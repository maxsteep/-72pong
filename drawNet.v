==> flow/design.v <==
module drawNet (clock, gameStart, resetn, netDone, yNetOut);
	input clock;
	input resetn;
	input gameStart;
	output reg netDone;
	output reg [6:0] yNetOut;
	reg [6:0] counterY;
	reg [1:0] counterC;
	always@(posedge clock) begin
		if (resetn) begin
			netDone <= 1'b0;
			yNetOut <= 0;
			counterY <= 0;
			counterC <= 0;
		end
		else if((gameStart)&&(!netDone)) begin
			if(counterY < 120) begin
				yNetOut = counterY;
				counterY = counterY + 1'b1;
				counterC = counterC + 1'b1;
				if(counterC == 2'd2) begin
					counterC = 1'b0;
					counterY = counterY + 2'd2;
				end  
			end
			else
				netDone <= 1'b1;
		end
	end
endmodule
# Step by step through the tools: drawNet
# Tool output for the design above, in the order of the flow.
# Line numbers count from 1 in the design file above.
# A cell with - has no value.
# design
top_module,drawNet
clock_port,clock
lib,sky130hd
corner,tt_025C_1v80

# Elaborated design
# Yosys after proc, flatten, opt, wreduce and memory -nomap, before mapping. Enables and synchronous resets that opt folds into registers are not counted as muxes. Memory bits, and registers merged into a memory's read port (data or address), are not among the register bits. Print and check cells are not counted. Equal cells are merged and count once.
# word_totals
reg_bits,17
latch_bits,0
ramBits,0
mem_bits_ro,0
clocked_rd_ports_x_width,0
memories,0
inputBits,3
out_inout_bits,8
wordCells,16
# op_classes
n_addsub,3
multipliers,0
n_div,0
cmp,1
n_eq,1
n_shift,0
muxes,2
bitwise,1
reduce_logical,4
# ops
op,n
adder 7 x 1 -> 7 bit (second input constant),1
adder 7 x 2 -> 7 bit (second input constant),1
less-than comparator 7 bit (second input constant),1
2-to-1 mux 7 bit,1
AND reduction 2 bit,2
adder 2 x 1 -> 2 bit (second input constant),1
equality test 2 bit (second input constant),1
2-to-1 mux 2 bit,1
logical AND 1 bit,1
inverter 1 bit,1
logical NOT 1 bit,1

# Depth
# Longest topological path by Yosys (ltp), each cell counted once; first at word level (registers and memories cut), then after technology mapping (sequential cells cut; the memories' decode and read muxes count).
# depth
depth_word,3
ABC_AREA,0
mapped_depth,8
depth_no_buf,8

# After synthesis
# Source: synth_stat.txt of the flow (Yosys; design flattened, memories mapped). It holds for the ABC_AREA given above (unset counts as 0); a run with the other value may have another netlist.
# The area totals of this step are shown rounded.
# types
cell_type,n,area_total_um2
sky130_fd_sc_hd__dfxtp_1,17,340.326
sky130_fd_sc_hd__nor2_1,16,60.058
sky130_fd_sc_hd__buf_6,3,33.782
sky130_fd_sc_hd__mux2i_1,3,30.029
sky130_fd_sc_hd__xnor2_1,3,26.275
sky130_fd_sc_hd__ha_1,2,25.024
sky130_fd_sc_hd__nor3_1,5,25.024
sky130_fd_sc_hd__nand3_1,4,20.019
sky130_fd_sc_hd__nor3_2,2,20.019
sky130_fd_sc_hd__o2111ai_1,2,17.517
sky130_fd_sc_hd__xor2_1,2,17.517
sky130_fd_sc_hd__a211oi_1,2,15.014
sky130_fd_sc_hd__a21oi_1,3,15.014
sky130_fd_sc_hd__a211oi_2,1,12.512
sky130_fd_sc_hd__nand2b_1,2,12.512
sky130_fd_sc_hd__nand4_1,2,12.512
sky130_fd_sc_hd__and3_4,1,11.261
sky130_fd_sc_hd__and4_4,1,11.261
# Other cell types: 22; their cells: 25.
# synth_totals
cell_count,96
area_um2,880
sequential_area_um2,340
ff_cells,17
n_buf,6

# Timing after synthesis
# Path of least setup slack by OpenSTA after synthesis, without wires, with an ideal clock, recovery checks aside; 20% of the period is set as input and as output delay. Where synthesis merged equal registers, the netlist keeps one of their names.
# synth_path
kind,flip-flop to flip-flop
start,reg counterY[0]
end,reg counterY[5]
tclk_ns,2.43
setup_time_ns,0.079
t_first_pin_ns,0.000
arrival_ns,1.758
t_required_ns,2.351
slack_ns,0.593
path_delay_ns,1.837
driving_pins,9
n_path_buf,0
period_less_setup_slack_ns,1.837
# "path_delay_ns" is the arrival time less input delay plus setup time.
# "driving_pins": output pins that drive a net of the path, with the launching flip-flop's if there is one; two outputs of one cell count as two.
# "period_less_setup_slack_ns" is the clock period less the worst setup slack; recovery checks do not enter. This is arithmetic on one report: input and output delays are still those of the set period (20% each).
# Between the ends stands the longest chain of elaborated cells between them, by number of cells; it is not shown to be the way that was timed. Of several equally long chains one is given.
# A line is the first line of the expression or statement that the cell stems from. Yosys adds cells for indexed reads and writes and turns some case tables into memories.
# At most two assigning lines are given for a register; there are more.
# synth_between
cell_sequence,sky130_fd_sc_hd__dfxtp_1 -> sky130_fd_sc_hd__ha_1 -> sky130_fd_sc_hd__xor2_1 -> sky130_fd_sc_hd__ha_1 -> sky130_fd_sc_hd__and3b_2 -> sky130_fd_sc_hd__nand4_1 -> sky130_fd_sc_hd__nand3_1 -> sky130_fd_sc_hd__o2111a_1 -> sky130_fd_sc_hd__a211oi_2
elab_chain_len,3
cone_cells,5
lines_between,4
classes_between,2 x add/sub; 1 x compare; 1 x mux; 1 x reduce/logical
# synth_lines
element,line,rtl
start: declaration,7,reg [6:0] counterY;
start: assignment,19,counterY = counterY + 1'b1;
start: assignment,23,counterY = counterY + 2'd2;
adder 7 x 1 -> 7 bit,19,
adder 7 x 2 -> 7 bit,23,
2-to-1 mux 7 bit,21,if(counterC == 2'd2) begin
end: assignment,19,
end: assignment,23,
end: declaration,7,

# Module drawNet, platform sky130hd: 2 stored runs of the flow (Yosys, OpenROAD) with differing settings, in no particular order. Input and output delays are each 20% of the period that was set; the output load is 0.01 pF.
# Settings: -- = not set for that run.
stored run,period_ns,CORE_UTILIZATION,CORE_MARGIN,TNS_END_PERCENT,GPL_TIMING_DRIVEN,GPL_ROUTABILITY_DRIVEN,CTS_CLUSTER_SIZE,CAP_MARGIN,SLEW_MARGIN,SETUP_SLACK_MARGIN,PLACE_DENSITY_LB_ADDON,CORE_ASPECT_RATIO,CELL_PAD_IN_SITES_GLOBAL_PLACEMENT,ABC_AREA
flow run A,1.29,63,3,30,1,0,66,20,20,--,--,--,--,--
flow run B,2.54,43,2,--,--,--,--,5,20,0.41,0.23,1.11,3,1
# Flow run A: incomplete, clock tree synthesis halted on DPL-0033
# Flow run B: incomplete, placement halted on FLW-0024
